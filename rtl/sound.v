==> flow/design.v <==
module slf(
	   input clk,		 
	   input clk_en,	 
	   output slf,		 
	   output [13:0] saw	 
	   );
   reg 			 up  = 1;
   reg [13:0] 		 ctr = 14'd937;
   assign      slf = up;
   assign      saw = ctr;
   always @(posedge clk)
     if ( clk_en )
       begin
	  if ( ctr == 14'd9374 )
	    up <= 0;
	  else if ( ctr == 14'd937 )
	    up <= 1;
	  if ( up )
	    ctr <= ctr + 1;
	  else
	    ctr <= ctr - 1;
       end  
endmodule  
module vco(
	   input clk,		 
	   input [13:0] pitch,	 
	   output vco,		 
	   output vco2		 
	   );
   reg [13:0] 	  ctr = 0;
   reg [1:0] 	  cycle;
   assign 	  vco  = cycle[0];
   assign 	  vco2 = cycle[0] & cycle[1];
   always @(posedge clk)
     begin
	if ( ctr == 0 )
	  begin
	     ctr   <= pitch;
	     cycle <= cycle + 1;
	  end
	else
	  ctr <= ctr - 1;
     end  
endmodule  
module noise(
	     input clk,     
	     input clk_en,  
	     output noise
	     );
   reg [15:0] 	    lfsr = ~16'h0;  
   assign 	    noise = lfsr[15];
   wire 	    lfsr_zero = (lfsr == 0);
   always @(posedge clk)
     if ( clk_en )
       lfsr <= { lfsr[14:0], lfsr_zero } ^ (lfsr[15] ? 16'h54b9 : 16'h0);
endmodule  
module mixer(
	     input slf,
	     input vco,
	     input noise,
	     input envelope,
	     input [2:0] mixer_ctl,
	     output mixer_out
	     );
   reg 		    out;
   assign 	    mixer_out = out;
   always @(*) begin
     case ( mixer_ctl )
       3'b000:
	 out = vco;
       3'b001:
	 out = slf;
       3'b010:
	 out = noise;
       3'b011:
	 out = vco & noise;
       3'b100:
	 out = slf & noise;
       3'b101:
	 out = slf & vco & noise;
       3'b110:
	 out = slf & vco;
       3'b111:
	 out = 1;
     endcase  
   end
endmodule  
module oneshot(
	       input clk,     
	       input clk_en,  
	       input inhibit,
	       output reg oneshot
	       );
   reg 		      out = 0;
   reg 		      inhibit1 = 0;
   reg [10:0] 	      ctr = 0;
   wire 	      ctr_or = |ctr;
   always @(posedge clk)
     begin
	inhibit1 <= inhibit;
	oneshot  <= ctr_or;
	if ( ~inhibit & inhibit1 )
	  ctr <= 11'd1624;	 
	else if ( ctr_or & clk_en )
	  ctr <= ctr - 1;
     end
endmodule  
module envelope_select(
		       input [1:0] envsel,
		       input oneshot,
		       input vco,
		       input vco2,
		       output reg envelope
		       );
   always @(*)
     begin
	case ( envsel )
	  2'b00:
	    envelope <= vco;
	  2'b01:
	    envelope <= 1;
	  2'b10:
	    envelope <= oneshot;
	  2'b11:
	    envelope <= vco2;
	endcase  
     end  
endmodule  
module envelope_shape(
		      input clk,     
		      input clk_en,  
		      input envelope,
		      output reg [13:0] env_mag
		      );
   always @(posedge clk)
     if ( clk_en )
       begin
	  if ( envelope )
	    begin
	       if ( env_mag[13:11] != 3'b111 )
		 env_mag <= env_mag + 20;
	    end
	  else
	    begin
	       if ( |env_mag )
		 env_mag <= env_mag - 1;
	    end
       end  
endmodule  
module sound_generator(
		       input clk,
		       input stb_16us,
		       input [2:0] mixer_ctl,
		       input vco_sel,
		       input vco_pitch,
		       input [1:0] envsel,
		       input inhibit,
		       output [13:0] magnitude
		       );
   wire        w_slf;
   wire [13:0] saw;
   wire [13:0] vco_level;
   wire        w_vco;
   wire        w_vco2;
   wire        w_envelope;
   wire        w_noise;
   wire        w_oneshot;
   wire        w_mixer_out;
   wire [13:0] env_mag;
   wire        signal_on;
   wire        clk_en = stb_16us;
   slf slf ( .clk (clk),
	     .clk_en (clk_en),
	     .saw (saw),
	     .slf (w_slf) );
   assign vco_level = vco_sel ? saw : vco_pitch ? 14'd9374 : 14'd937;
   vco vco ( .clk (clk),
	     .pitch (vco_level),
	     .vco (w_vco),
	     .vco2 (w_vco2) );
   noise noise ( .clk (clk),
		 .clk_en (clk_en),
		 .noise (w_noise) );
   mixer mixer ( .slf (w_slf),
		 .vco (w_vco),
		 .noise (w_noise),
		 .envelope (w_envelope),
		 .mixer_ctl (mixer_ctl),
		 .mixer_out (w_mixer_out) );
   oneshot oneshot ( .clk (clk),
		     .clk_en (clk_en),
		     .inhibit (inhibit),
		     .oneshot (w_oneshot) );
   envelope_select envelope_select ( .envsel (envsel),
				     .oneshot (w_oneshot),
				     .vco (w_vco),
				     .vco2 (w_vco2),
				     .envelope (w_envelope) );
   envelope_shape envelope_shape ( .clk (clk),
				   .clk_en (clk_en),
				   .envelope (w_envelope),
				   .env_mag (env_mag) );
   assign signal_on = ~inhibit & w_mixer_out;
   assign magnitude = env_mag & {14{signal_on}};
endmodule  
module sound_i2s(
		 input        i2s_clk,	 
		 input  [2:0] mixer_ctl,
		 input        vco_sel,
		 input        vco_pitch,
		 input  [1:0] envsel,
		 input        inhibit,
		 output       i2s_dat,
		 output       i2s_lrck
		 );
   reg   [7:0] ctr;
   wire [13:0] magnitude;
   reg  [13:0] sample;
   reg  [13:0] serial_out;
   wire        stb_16us = &ctr;
   assign     i2s_dat = serial_out[13];
   assign    i2s_lrck = ctr[7];
   always @(posedge i2s_clk)
     ctr <= ctr + 1;
   always @(posedge i2s_clk)
     if (stb_16us)
       sample <= magnitude;
   always @(posedge i2s_clk)
     if (ctr[6:0] == 7'h01)
       serial_out <= sample;
     else
       serial_out <= { serial_out[12:0], 1'b0 };
   sound_generator sound_generator (
				    .clk (i2s_clk),
				    .stb_16us (stb_16us),
				    .mixer_ctl (mixer_ctl),
				    .vco_sel (vco_sel),
				    .vco_pitch (vco_pitch),
				    .envsel (envsel),
				    .inhibit (inhibit),
				    .magnitude (magnitude)
				    );
endmodule  
**Step by step through the tools: sound_i2s**

What the tools print for sound_i2s, step after step.
Line numbers count from 1 in the design file above.
Library cell names are shortened.
The mark n/a stands for no value.

- Top module: sound_i2s
- Clock input: i2s_clk
- Library: sky130hd
- Timing corner: tt_025C_1v80

**Word-level counts**

Yosys after proc, flatten, opt, wreduce and memory -nomap, before mapping. Memory bits, and registers merged into a memory's read port (data or address), are not among the register bits. Print and check cells are not counted. Equal cells are merged and count once.

- Register bits after elaboration: 110
- Latch bits: 0
- RAM bits: 0
- Memory bits (read-only): 0
- Word width x clocked read ports: 0
- Memories kept: 0
- Input bits: 9

- $add $sub $neg: 8
- $mul: 0
- Div/mod/pow operators: 0
- Magnitude comparators: 0
- Eq/ne operators: 15
- Shift operators: 0
- Mux-type cells: 12
- Bitwise logic cells: 11
- Reductions and logical operators: 11

Operators with widths:

| kind | number |
|---|---|
| 14-bit two-way mux | 8 |
| 14-bit by 1-bit subtractor with 14-bit output (second input constant) | 3 |
| 16-bit by 15-bit bitwise XOR with 16-bit output | 1 |
| 16-bit zero test | 1 |
| 15-bit two-way mux | 1 |
| 14-bit by 1-bit adder with 14-bit output (second input constant) | 1 |
| 14-bit by 10-bit == test with 1-bit output (second input constant) | 1 |
| 14-bit == test (second input constant) | 1 |
| 14-bit AND | 1 |
| 14-bit by 5-bit adder with 14-bit output (second input constant) | 1 |
| 14-bit zero test | 1 |
| 14-bit OR reduction | 1 |
| 3-bit == test (second input constant) | 4 |
| 11-bit by 1-bit subtractor with 11-bit output (second input constant) | 1 |
| 11-bit OR reduction | 1 |
| 10-bit AND reduction | 1 |
| 9-bit AND reduction | 1 |
| 1-bit AND | 8 |
| 8-bit by 1-bit adder with 8-bit output (second input constant) | 1 |
| 8-bit AND reduction | 1 |
| 1-bit parallel mux with 8-bit select | 1 |
| 7-bit by 1-bit == test with 1-bit output (second input constant) | 1 |
| 3-bit by 2-bit == test with 1-bit output (second input constant) | 2 |
| 2-bit == test (second input constant) | 2 |
| 2-bit nonzero test | 2 |
| 1-bit parallel mux with 4-bit select | 1 |
| 3-bit by 1-bit == test with 1-bit output (second input constant) | 1 |
| 3-bit != test (second input constant) | 1 |

Other operator kinds: 7; their cells: 7.

**Longest topological paths**

Depth = most cells in a row (Yosys ltp): at word level without a register or memory, in the mapped netlist without a sequential cell, where the memories' decode and read muxes count.

- Depth in word-level cells: 5
- ABC_AREA: 0
- Depth in mapped cells: 8

**After synthesis**

The flow's flattened synthesis, as Yosys stat reports it; memories are mapped. The netlist is that of the ABC_AREA named above (0 if unset); the other value can give another one.

- Cell count: 495
- Synthesis area: 5398.9 um^2
- Sequential area: 2812.7 um^2
- Flip-flops: 110
- Buffers: 12

Cell types:

| cell | number | area in all (um^2) |
|---|---|---|
| edfxtp_1 | 61 | 1.83E+03 |
| dfxtp_1 | 49 | 980.941 |
| ha_1 | 22 | 275.264 |
| xor2_1 | 26 | 227.718 |
| xnor2_1 | 25 | 218.96 |
| mux2_2 | 14 | 157.651 |
| a21oi_1 | 29 | 145.139 |
| nor2_1 | 35 | 131.376 |
| nor3_1 | 21 | 105.101 |
| nand2_1 | 24 | 90.086 |
| inv_1 | 22 | 82.579 |
| and2_1 | 12 | 75.072 |
| nand3_1 | 15 | 75.072 |
| nor4_1 | 12 | 75.072 |
| o21ai_0 | 15 | 75.072 |
| a31oi_1 | 10 | 62.56 |
| nand4_1 | 9 | 56.304 |
| a211oi_1 | 7 | 52.55 |

Not listed: further types 36, cells in them 87.
The figures by module come from a second, unflattened synthesis with its own total; it is not the netlist above.

- Cells (unflattened synthesis): 526
- Area (unflattened synthesis): 5764.3 um^2

Rows give one instance, submodules left out.

Modules:

| module | instances | cells | area (um^2) | seq. area (um^2) |
|---|---|---|---|---|
| sound_i2s | 1 | 75 | 1222.4 | 860.8 |
| slf | 1 | 121 | 1209.9 | 450.4 |
| envelope_shape | 1 | 86 | 927.1 | 420.4 |
| vco | 1 | 87 | 797.0 | 340.3 |
| oneshot | 1 | 79 | 719.4 | 260.2 |
| noise | 1 | 29 | 589.3 | 480.5 |
| sound_generator | 1 | 38 | 229.0 | 0.0 |
| mixer | 1 | 8 | 50.0 | 0.0 |
| envelope_select | 1 | 3 | 20.0 | 0.0 |

**Timing after synthesis**

OpenSTA on the mapped netlist: ideal clock, no wires. The path of least setup slack (recovery checks aside). Input and output delay are each 20% of the period. Register names are those of the netlist, which keeps one name where synthesis merged equal registers.

- Path kind: input-to-reg
- From: in envsel[0]
- To: reg sound_generator.envelope_shape.env_mag[10]
- Clock period: 6720 ps
- Setup time: 385 ps
- Launch time at the first pin: 1344 ps
- Arrival time: 2915 ps
- Required time: 6335 ps
- Slack: 3420 ps
- Delay of the path: 1956 ps
- Stages: 5
- Buffers on the path: 1
- Synthesis period reached: 3300 ps

"delay of the path" = arrival - input delay + setup time.
"stages" counts driving pins, that of a launching flip-flop among them; a cell with two outputs on the path counts twice.
"synthesis period reached" is the clock period less the worst setup slack; recovery checks do not enter. This is arithmetic on one report: input and output delays are still those of the set period (20% each).
The rows between start and end are the longest chain of elaborated cells between them; the timing report does not say that the signal goes this way. Where chains are equally long, one stands for them.
A line is the first line of the expression or statement that the cell stems from. Yosys adds cells for indexed reads and writes and turns some case tables into memories.
The path ends at the enable pin of a flip-flop; only ways to that pin are counted.

- Cell sequence: mux2i_1 a21o_1 clkbuf_1 o21ai_0 a21oi_1
- Cells in the longest elaborated chain: 4
- Elaborated cells between the ends (all ways): 8
- RTL lines with such cells: 1
- Those cells by class: 4 x eq/ne; 1 x mux; 3 x reduce/logical

Ends and longest elaborated chain, after synthesis:

| what | RTL line | text |
|---|---|---|
| from (decl) | 211 | `input [1:0] envsel,` |
| 2-bit == test | 117 | `case ( envsel )` |
| 1-bit parallel mux with 4-bit select | 117 |  |
| 2-bit nonzero test | n/a |  |
| 10-bit AND reduction | n/a |  |
| to (assign) | 141 | `env_mag <= env_mag + 20;` |
| to (assign) | 146 | `env_mag <= env_mag - 1;` |
| to (decl) | 133 | `output reg [13:0] env_mag` |

**Path in the finished layout**

From the final timing report of record 1: the path of least setup slack in the routed layout; clock arrival at registers is part of the times.
The path's times are printed in steps of 10 ps; the period is the one set.

- Path kind: input-to-reg
- From: in envsel[0]
- To: reg sound_generator.envelope_shape.env_mag[9]
- Clock period: 5480 ps
- Setup time: 360 ps
- Launch time at the first pin: 1100 ps
- Arrival time: 3070 ps
- Required time: 5470 ps
- Slack: 2400 ps
- Stages: 5
- Buffers on the path: 1

The rows between start and end are the longest chain of elaborated cells between them; the timing report does not say that the signal goes this way. Where chains are equally long, one stands for them.
The path ends at the enable pin of a flip-flop; only ways to that pin are counted.

- Cell sequence: clkdlybuf4s50_1 mux2i_1 a21o_1 o21ai_0 a21oi_2
- Cells in the longest elaborated chain: 4
- Elaborated cells between the ends (all ways): 8
- RTL lines with such cells: 1
- Those cells by class: 4 x eq/ne; 1 x mux; 3 x reduce/logical

Ends and longest elaborated chain, after layout:

| what | RTL line | text |
|---|---|---|
| from (decl) | 211 | `input [1:0] envsel,` |
| 2-bit == test | 117 | `case ( envsel )` |
| 1-bit parallel mux with 4-bit select | 117 |  |
| 2-bit nonzero test | n/a |  |
| 10-bit AND reduction | n/a |  |
| to (assign) | 141 | `env_mag <= env_mag + 20;` |
| to (assign) | 146 | `env_mag <= env_mag - 1;` |
| to (decl) | 133 | `output reg [13:0] env_mag` |

==> results <==
Stored flow runs of sound_i2s (2 of them; Yosys, OpenROAD, sky130hd). They differ in their settings and are not a sequence. Constraints: input delay and output delay 20% of the set period each, output load 0.01 pF.
"period reached" is the run's clock period less its worst setup slack. It is reckoned from that one timing run; input and output delays stay at 20% of the period that was set.
"overall power" is the tool's figure for a default switching activity; nothing was simulated.
A setting shown as - is not set for that run.

| setting or result | record 1 | record 2 |
|---|---|---|
| period_ns | 5.48 | 2.55 |
| CORE_UTILIZATION | 26 | 34 |
| CORE_MARGIN | 9 | 2 |
| TNS_END_PERCENT | 5 | - |
| GPL_ROUTABILITY_DRIVEN | 1 | - |
| CTS_CLUSTER_SIZE | 60 | 45 |
| CTS_CLUSTER_DIAMETER | 372 | - |
| CAP_MARGIN | 20 | 20 |
| SLEW_MARGIN | 20 | 20 |
| SETUP_SLACK_MARGIN | - | -0.11 |
| PLACE_DENSITY | - | 0.64 |
| ABC_AREA | - | 1 |
| overall power (uW) | 1542 | 4055 |
| synthesized cell area (um^2) | 5398.9 | 6042.0 |
| post-route setup TNS (ps) | 0 | 0 |
| standard-cell area after layout (um^2) | 6087.1 | 6725.2 |
| die size (um^2) | 26276.4 | 18852.7 |
| setup slack of the worst path (ps) | 2403 | 440 |
| period reached (ps) | 3077 | 2110 |
