==> flow/design.v <==
module z80_pio (
	input         reset,
	input         clock,
	input         clock_ena,
	input   [7:0] din,
	output  [7:0] dout,
	input   [7:0] cpu_din,  
	output        oe,
	input         ce_n,
	input         m1_n,
	input         iorq_n,
	input         rd_n,
	output        int_n,
	input         sel_ab,
	input         sel_cd,
	input   [7:0] pioa_in,
	output  [7:0] pioa_out,
	output        ardy,
	input         astrb_n,
	input   [7:0] piob_in,
	output  [7:0] piob_out,
	output        brdy,
	input         bstrb_n
);
wire        rd = !rd_n & !ce_n & !iorq_n & m1_n;
wire        wr =  rd_n & !ce_n & !iorq_n & m1_n;
wire        cpu_intack = !iorq_n & !m1_n;
assign      oe = (!rd_n & !ce_n & !iorq_n) | cpu_intack;
reg   [1:0] pio_int_ack_phase = 0;
always @(posedge clock) begin
	if (reset)
		pio_int_ack_phase <= 0;
	else if (clock_ena & !rd_n & !m1_n) begin
		case (pio_int_ack_phase)
			2'b00: if (cpu_din == 8'hED) pio_int_ack_phase <= 2'b01;
			2'b01: if (cpu_din == 8'h4D) pio_int_ack_phase <= 2'b11; else if (cpu_din != 8'hED) pio_int_ack_phase <= 0;
			2'b11: if (cpu_din == 8'hED) pio_int_ack_phase <= 2'b01; else if (cpu_din != 8'h4D) pio_int_ack_phase <= 0;
			default: pio_int_ack_phase <= 0;
		endcase
	end
end
wire        pio_intack = pio_int_ack_phase == 2'b11;
wire  [1:0] port_irq;
reg   [1:0] in_service;
reg   [1:0] irq;
assign      int_n = ~|irq;
always @(posedge clock) begin
	reg cpu_intack_d, pio_intack_d;
	if (reset) begin
		in_service <= 0;
		irq <= 0;
	end else if (clock_ena) begin
		cpu_intack_d <= cpu_intack;
		pio_intack_d <= pio_intack;
		if (~cpu_intack_d & cpu_intack) begin
			if (irq[0]) begin in_service[0] <= 1; irq[0] <= 0; end
			else if (irq[1]) begin in_service[1] <= 1; irq[1] <= 0; end
		end
		if (~pio_intack_d & pio_intack) begin
			if (in_service[0]) in_service[0] <= 0;
			else if (in_service[1]) in_service[1] <= 0;
		end
			if (port_irq[0] & ~in_service[0]) irq[0] <= 1;
			else if (port_irq[1] & ~|in_service[1:0]) irq[1] <= 1;
	end
end
assign dout = cpu_intack ? (in_service[0] ? porta_vec : portb_vec) :
              sel_ab ? portb_dout : porta_dout;
wire  [7:0] porta_dout, porta_vec;
z80_pio_port porta (
	.reset(reset),
	.clock(clock),
	.clock_ena(clock_ena),
	.wr(wr & !sel_ab),
	.rd(rd & !sel_ab),
	.sel_cd(sel_cd),
	.din(din),
	.dout(porta_dout),
	.vec_out(porta_vec),
	.irq(port_irq[0]),
	.pio_din(pioa_in),
	.pio_dout(pioa_out),
	.rdy(ardy),
	.strb_n(astrb_n)
);
wire  [7:0] portb_dout, portb_vec;
z80_pio_port portb (
	.reset(reset),
	.clock(clock),
	.clock_ena(clock_ena),
	.wr(wr & sel_ab),
	.rd(rd & sel_ab),
	.sel_cd(sel_cd),
	.din(din),
	.dout(portb_dout),
	.vec_out(portb_vec),
	.irq(port_irq[1]),
	.pio_din(piob_in),
	.pio_dout(piob_out),
	.rdy(brdy),
	.strb_n(bstrb_n)
);
endmodule
module z80_pio_port (
	input         reset,
	input         clock,
	input         clock_ena,
	input         wr,
	input         rd,
	input         sel_cd,
	input   [7:0] din,
	output  [7:0] dout,
	output  [7:0] vec_out,
	output reg    irq,
	input   [7:0] pio_din,
	output  [7:0] pio_dout,
	output reg    rdy,
	input         strb_n
);
localparam MODE_OUTPUT=2'b00;
localparam MODE_INPUT =2'b01;
localparam MODE_BIDIR =2'b10;
localparam MODE_CTRL  =2'b11;
reg   [7:0] vec;
reg   [7:0] int_mask;
reg         int_en, int_op, int_pol, need_mask_word;
reg   [1:0] mode;
reg   [7:0] ctrl;
reg         need_ctrl_word;
reg   [7:0] ireg, oreg;
assign vec_out = vec;
assign pio_dout = oreg;
assign dout = mode == MODE_CTRL ? ((ctrl & ireg) | (~ctrl & oreg)) : 
                      MODE_OUTPUT ? oreg :
                                    ireg;
reg         int_match;
always @(*) begin
	if (int_op) begin
		int_match = &((dout ^ {8{~int_pol}}) | int_mask);
	end else begin
		int_match = |((dout ^ {8{~int_pol}}) & ~int_mask);
	end
end
always @(posedge clock) begin
	reg wr_d, strb_n_d, int_match_d;
	if (reset) begin
		mode <= 0;
		int_en <= 0;
		int_op <= 0;
		int_pol <= 0;
		ctrl <= 0;		
		need_mask_word <= 0;
		need_ctrl_word <= 0;
		rdy <= 0;
		irq <= 0;
	end else if (clock_ena) begin
		wr_d <= wr & sel_cd;
		strb_n_d <= strb_n;
		int_match_d <= int_match;
		if (~wr_d & wr & sel_cd) begin
			if (need_ctrl_word) begin
				ctrl <= din;
				need_ctrl_word <= 0;
			end else if (need_mask_word) begin
				int_mask <= din;
				need_mask_word <= 0;
			end else begin
				if (!din[0]) vec <= din;
				if (din[3:0] == 4'b0011) int_en <= din[7];
				if (din[3:0] == 4'b0111) {int_en, int_op, int_pol, need_mask_word} <= din[7:4];
				if (din[3:0] == 4'b1111) begin
					mode <= din[7:6];			
					case (din[7:6])
						MODE_OUTPUT: rdy <= 0;
						MODE_INPUT : rdy <= 1;
						MODE_CTRL  : {need_ctrl_word, rdy} <= 2'b10;
						default: ;
					endcase
				end
			end
		end
		irq <= 0;
		if (~wr_d & wr & !sel_cd) oreg <= din;
		case (mode)
			MODE_OUTPUT: begin
				if (wr_d & ~(wr & !sel_cd)) rdy <= 1;
				if (rdy & strb_n & ~strb_n_d) {irq, rdy} <= {int_en, 1'b0};
			end
			MODE_INPUT: begin
				if (~strb_n & strb_n_d) begin
					ireg <= pio_din;
					{irq, rdy} <= {int_en, 1'b0};
				end
				if (rd & !sel_cd) rdy <= 1;
			end
			MODE_BIDIR: begin
			end
			MODE_CTRL: begin
				if (~rd & ~wr) ireg <= pio_din;
				if (~int_match_d & int_match) irq <= int_en;
			end
			default: ;
		endcase
	end
end
endmodule
==> Step by step through the tools: z80_pio <==
What the tools print for z80_pio, step after step.
Line numbers count from 1 in the design file above.
{ "design": {"top_module": "z80_pio", "clk_port": "clock", "library": "sky130hd", "pvt_corner": "tt_025C_1v80"} }

==> Elaborated design <==
Counts by Yosys on the flattened word-level netlist (proc, flatten, opt, wreduce; memories kept). Register bits leave out memories and registers merged into their read ports (data or address). Print and check cells are left out. Cells with the same type and inputs are merged into one.
{ "bits": {"register_bits": 110, "input_bits": 43, "out_inout_bits": 28, "elab_cells": 264} }
{ "classes": {"n_eq": 22, "n_mux": 74, "n_logic": 83, "reduce_logical": 46} }
{ "op_table": {"columns": ["op", "count"], "rows": [
  ["2-to-1 mux 8 bit", 9],
  ["2-to-1 mux 1 bit", 51],
  ["AND reduction 5 bit", 10],
  ["AND 8 bit", 6],
  ["AND 1 bit", 41],
  ["bitwise OR 8 bit", 4],
  ["inverter 8 bit", 4],
  ["parallel mux 8 bit (select 2 bit)", 2],
  ["inverter 1 bit", 25],
  ["AND reduction 3 bit", 6],
  ["XOR 8 bit", 2],
  ["AND reduction 8 bit", 2],
  ["OR reduction 8 bit", 2],
  ["AND reduction 6 bit", 2],
  ["2-to-1 mux 2 bit", 5],
  ["logical NOT 1 bit", 8],
  ["== test 2 x 1 -> 1 bit with constant B", 4],
  ["!= test 2 x 1 -> 1 bit with constant B", 4],
  ["== test 2 bit with constant B", 4],
  ["logical NOT 2 bit", 4],
  ["AND reduction 2 bit", 4],
  ["nonzero test 2 bit", 4],
  ["== test 8 x 7 -> 1 bit with constant B", 1],
  ["!= test 8 x 7 -> 1 bit with constant B", 1],
  ["== test 8 bit with constant B", 1],
  ["!= test 8 bit with constant B", 1],
  ["parallel mux 1 bit (select 2 bit)", 4],
  ["OR reduction 2 bit", 3]
]} }
Other operator kinds: 9; their cells: 11.

==> Longest topological paths <==
Depth = most cells in a row (Yosys ltp): at word level without a register or memory, in the mapped netlist without a sequential cell, where the memories' decode and read muxes count.
{ "logic_depth": {"ltp_word": 11, "ABC_AREA": 0, "ltp_mapped": 9, "depth_no_buf": 6} }

==> After synthesis <==
Source: synth_stat.txt of the flow (Yosys; design flattened, memories mapped). It holds for the ABC_AREA given above (unset counts as 0); a run with the other value may have another netlist.
Totals and module areas in this step are rounded.
{ "types": {"columns": ["type", "count", "type_area_um2"], "rows": [
  ["sky130_fd_sc_hd__edfxtp_1", 70, 2.1E+03],
  ["sky130_fd_sc_hd__dfxtp_1", 40, 800.768],
  ["sky130_fd_sc_hd__mux2i_1", 28, 280.269],
  ["sky130_fd_sc_hd__nand2_1", 52, 195.187],
  ["sky130_fd_sc_hd__nor2_1", 51, 191.434],
  ["sky130_fd_sc_hd__a21oi_1", 35, 175.168],
  ["sky130_fd_sc_hd__nor3b_1", 19, 142.637],
  ["sky130_fd_sc_hd__o21ai_0", 26, 130.125],
  ["sky130_fd_sc_hd__nand3b_1", 17, 127.622],
  ["sky130_fd_sc_hd__nand3_1", 22, 110.106],
  ["sky130_fd_sc_hd__clkbuf_1", 25, 93.84],
  ["sky130_fd_sc_hd__nor3_1", 14, 70.067],
  ["sky130_fd_sc_hd__nand4b_1", 7, 61.309],
  ["sky130_fd_sc_hd__xnor2_1", 7, 61.309],
  ["sky130_fd_sc_hd__inv_1", 16, 60.058],
  ["sky130_fd_sc_hd__xor2_1", 6, 52.55],
  ["sky130_fd_sc_hd__a22oi_1", 6, 45.043],
  ["sky130_fd_sc_hd__mux2_2", 4, 45.043]
]} }
Not listed: further types 47, cells in them 109.
{ "mapped": {"cell_count": 554, "yosys_area_mm2": 0.0056, "sequential_area_mm2": 0.0029, "ffs": 110, "n_buf": 29} }
By module: a second synthesis without flattening, with its own total; a netlist apart from the flattened one above.
{ "unflattened": {"hier_cells": 545, "hier_area_mm2": 0.00574} }
Rows give one instance, submodules left out.
{ "modules": {"columns": ["module", "n_inst", "n_cells", "area_mm2", "seq_area_mm2"], "rows": [
  ["z80_pio_port", 2, 230, 0.00252, 0.00136],
  ["z80_pio", 1, 85, 0.000694, 0.00018]
]} }

==> Worst setup path after synthesis <==
Path of least setup slack by OpenSTA after synthesis, without wires, with an ideal clock, recovery checks aside; 20% of the period is set as input and as output delay. Where synthesis merged equal registers, the netlist keeps one of their names.
{ "synth_timing": {"path_kind": "input to register", "start": "input port sel_ab", "end": "register porta.int_mask[0]", "tclk_ns": 2.74, "input_delay_ns": 0.548, "setup_time_ns": 0.385, "launch_ns": 0.548, "t_arrival_ns": 2.361, "t_required_ns": 2.355, "slack_ns": -0.006, "path_delay_ns": 2.198, "path_stages": 6, "n_path_buf": 2, "synth_period_reached_ns": 2.746} }
"path_delay_ns" is the arrival time less input delay plus setup time.
"path_stages" counts driving pins, that of a launching flip-flop among them; a cell with two outputs on the path counts twice.
"synth_period_reached_ns" = period - worst setup slack (recovery checks aside). The figure is calculated, with input and output delays left at 20% of the set period.
The rows between start and end are the longest chain of elaborated cells between them; the timing report does not say that the signal goes this way. Where chains are equally long, one stands for them.
A line is the first line of the expression or statement that the cell stems from. Yosys adds cells for indexed reads and writes and turns some case tables into memories.
{ "synth_via": {"cell_sequence": "sky130_fd_sc_hd__buf_6 -> sky130_fd_sc_hd__or4b_1 -> sky130_fd_sc_hd__buf_2 -> sky130_fd_sc_hd__nor3_1 -> sky130_fd_sc_hd__nand2b_1 -> sky130_fd_sc_hd__nor3b_1", "elab_chain_cells": 5, "cells_between": 5, "cone_classes": "logic: 3; reduce/logical: 2"} }
{ "synth_rtl": {"columns": ["item", "line", "source"], "rows": [
  ["start: declaration", 14, "input sel_ab,"],
  ["logical NOT 1 bit", 74, ".wr(wr & !sel_ab),"],
  ["AND 1 bit", 74, null],
  ["AND 1 bit x2", 160, "if (~wr_d & wr & sel_cd) begin"],
  ["AND reduction 5 bit", null, null],
  ["end: assignment", 165, "int_mask <= din;"],
  ["end: declaration", 125, "reg   [7:0] int_mask;"]
]} }

==> Path in the finished layout <==
From the final timing report of run A: the path of least setup slack in the routed layout; clock arrival at registers is part of the times.
{ "layout_timing": {"path_kind": "register to output", "start": "register portb.mode[1]", "end": "output port dout[4]", "tclk_ns": 3.81, "output_delay_ns": 0.76, "launch_ns": 0.35, "t_arrival_ns": 2.78, "t_required_ns": 3.05, "slack_ns": 0.27, "path_stages": 8, "n_path_buf": 2} }
The rows between start and end are the longest chain of elaborated cells between them; the timing report does not say that the signal goes this way. Where chains are equally long, one stands for them.
{ "layout_via": {"cell_sequence": "sky130_fd_sc_hd__dfxtp_1 -> sky130_fd_sc_hd__clkbuf_1 -> sky130_fd_sc_hd__nand3b_1 -> sky130_fd_sc_hd__mux2i_1 -> sky130_fd_sc_hd__mux2i_1 -> sky130_fd_sc_hd__nand2_1 -> sky130_fd_sc_hd__o21ai_0 -> sky130_fd_sc_hd__clkdlybuf4s50_1", "elab_chain_cells": 4, "cells_between": 4, "cone_classes": "eq/ne: 1; mux: 3"} }
{ "layout_rtl": {"columns": ["item", "line", "source"], "rows": [
  ["start: declaration", 127, "reg   [1:0] mode;"],
  ["start: assignment", 147, "mode <= 0;"],
  ["start: assignment", 172, "mode <= din[7:6];"],
  ["== test 2 bit", 133, "assign dout = mode == MODE_CTRL ? ((ctrl & ireg) | (~ctrl & oreg)) :"],
  ["2-to-1 mux 8 bit", 133, null],
  ["2-to-1 mux 8 bit", 68, "sel_ab ? portb_dout : porta_dout;"],
  ["2-to-1 mux 8 bit", 67, "assign dout = cpu_intack ? (in_service[0] ? porta_vec : portb_vec) :"],
  ["end: declaration", 6, "output [7:0] dout,"]
]} }

--- measured runs ---
Below are 2 stored runs of the flow (Yosys, OpenROAD; platform sky130hd) on z80_pio, each with its settings and what was measured, unordered. Constraints: input delay and output delay 20% of the set period each, output load 0.01 pF.
By "period achieved" is meant the clock period of the run minus its worst setup slack. This is arithmetic on one report: input and output delays are still those of the set period (20% each).
"total design power" is the tool's figure for a default switching activity; nothing was simulated.
Measured values are rounded.

==> run A: settings <==
{ "period_ns": 3.81, "CORE_UTILIZATION": 46, "PLACE_DENSITY": 0.4, "CORE_ASPECT_RATIO": 0.81, "GPL_TIMING_DRIVEN": 0, "SLEW_MARGIN": 20, "CAP_MARGIN": 20, "CORE_MARGIN": 2 }
==> run A: results <==
cell area after synthesis: 0.0056 mm^2
die size: 0.0131 mm^2
standard-cell area after routing: 0.00682 mm^2
setup slack of the worst path: 0.268 ns
final setup TNS: 0.000 ns
worst-case hold slack: 0.463 ns
total design power: 2360 µW
period achieved: 3.542 ns

==> run B: settings <==
{ "period_ns": 2.05, "CORE_UTILIZATION": 70, "SETUP_SLACK_MARGIN": 0.09, "CORE_ASPECT_RATIO": 0.84, "CELL_PAD_IN_SITES_DETAIL_PLACEMENT": 2, "TNS_END_PERCENT": 50, "ABC_AREA": 0, "GPL_TIMING_DRIVEN": 0, "GPL_ROUTABILITY_DRIVEN": 0, "CTS_CLUSTER_DIAMETER": 277, "CAP_MARGIN": 20, "CORE_MARGIN": 2, "SLEW_MARGIN": 20 }
==> run B: results <==
unfinished; error DPL-0033 in placement
--- end ---
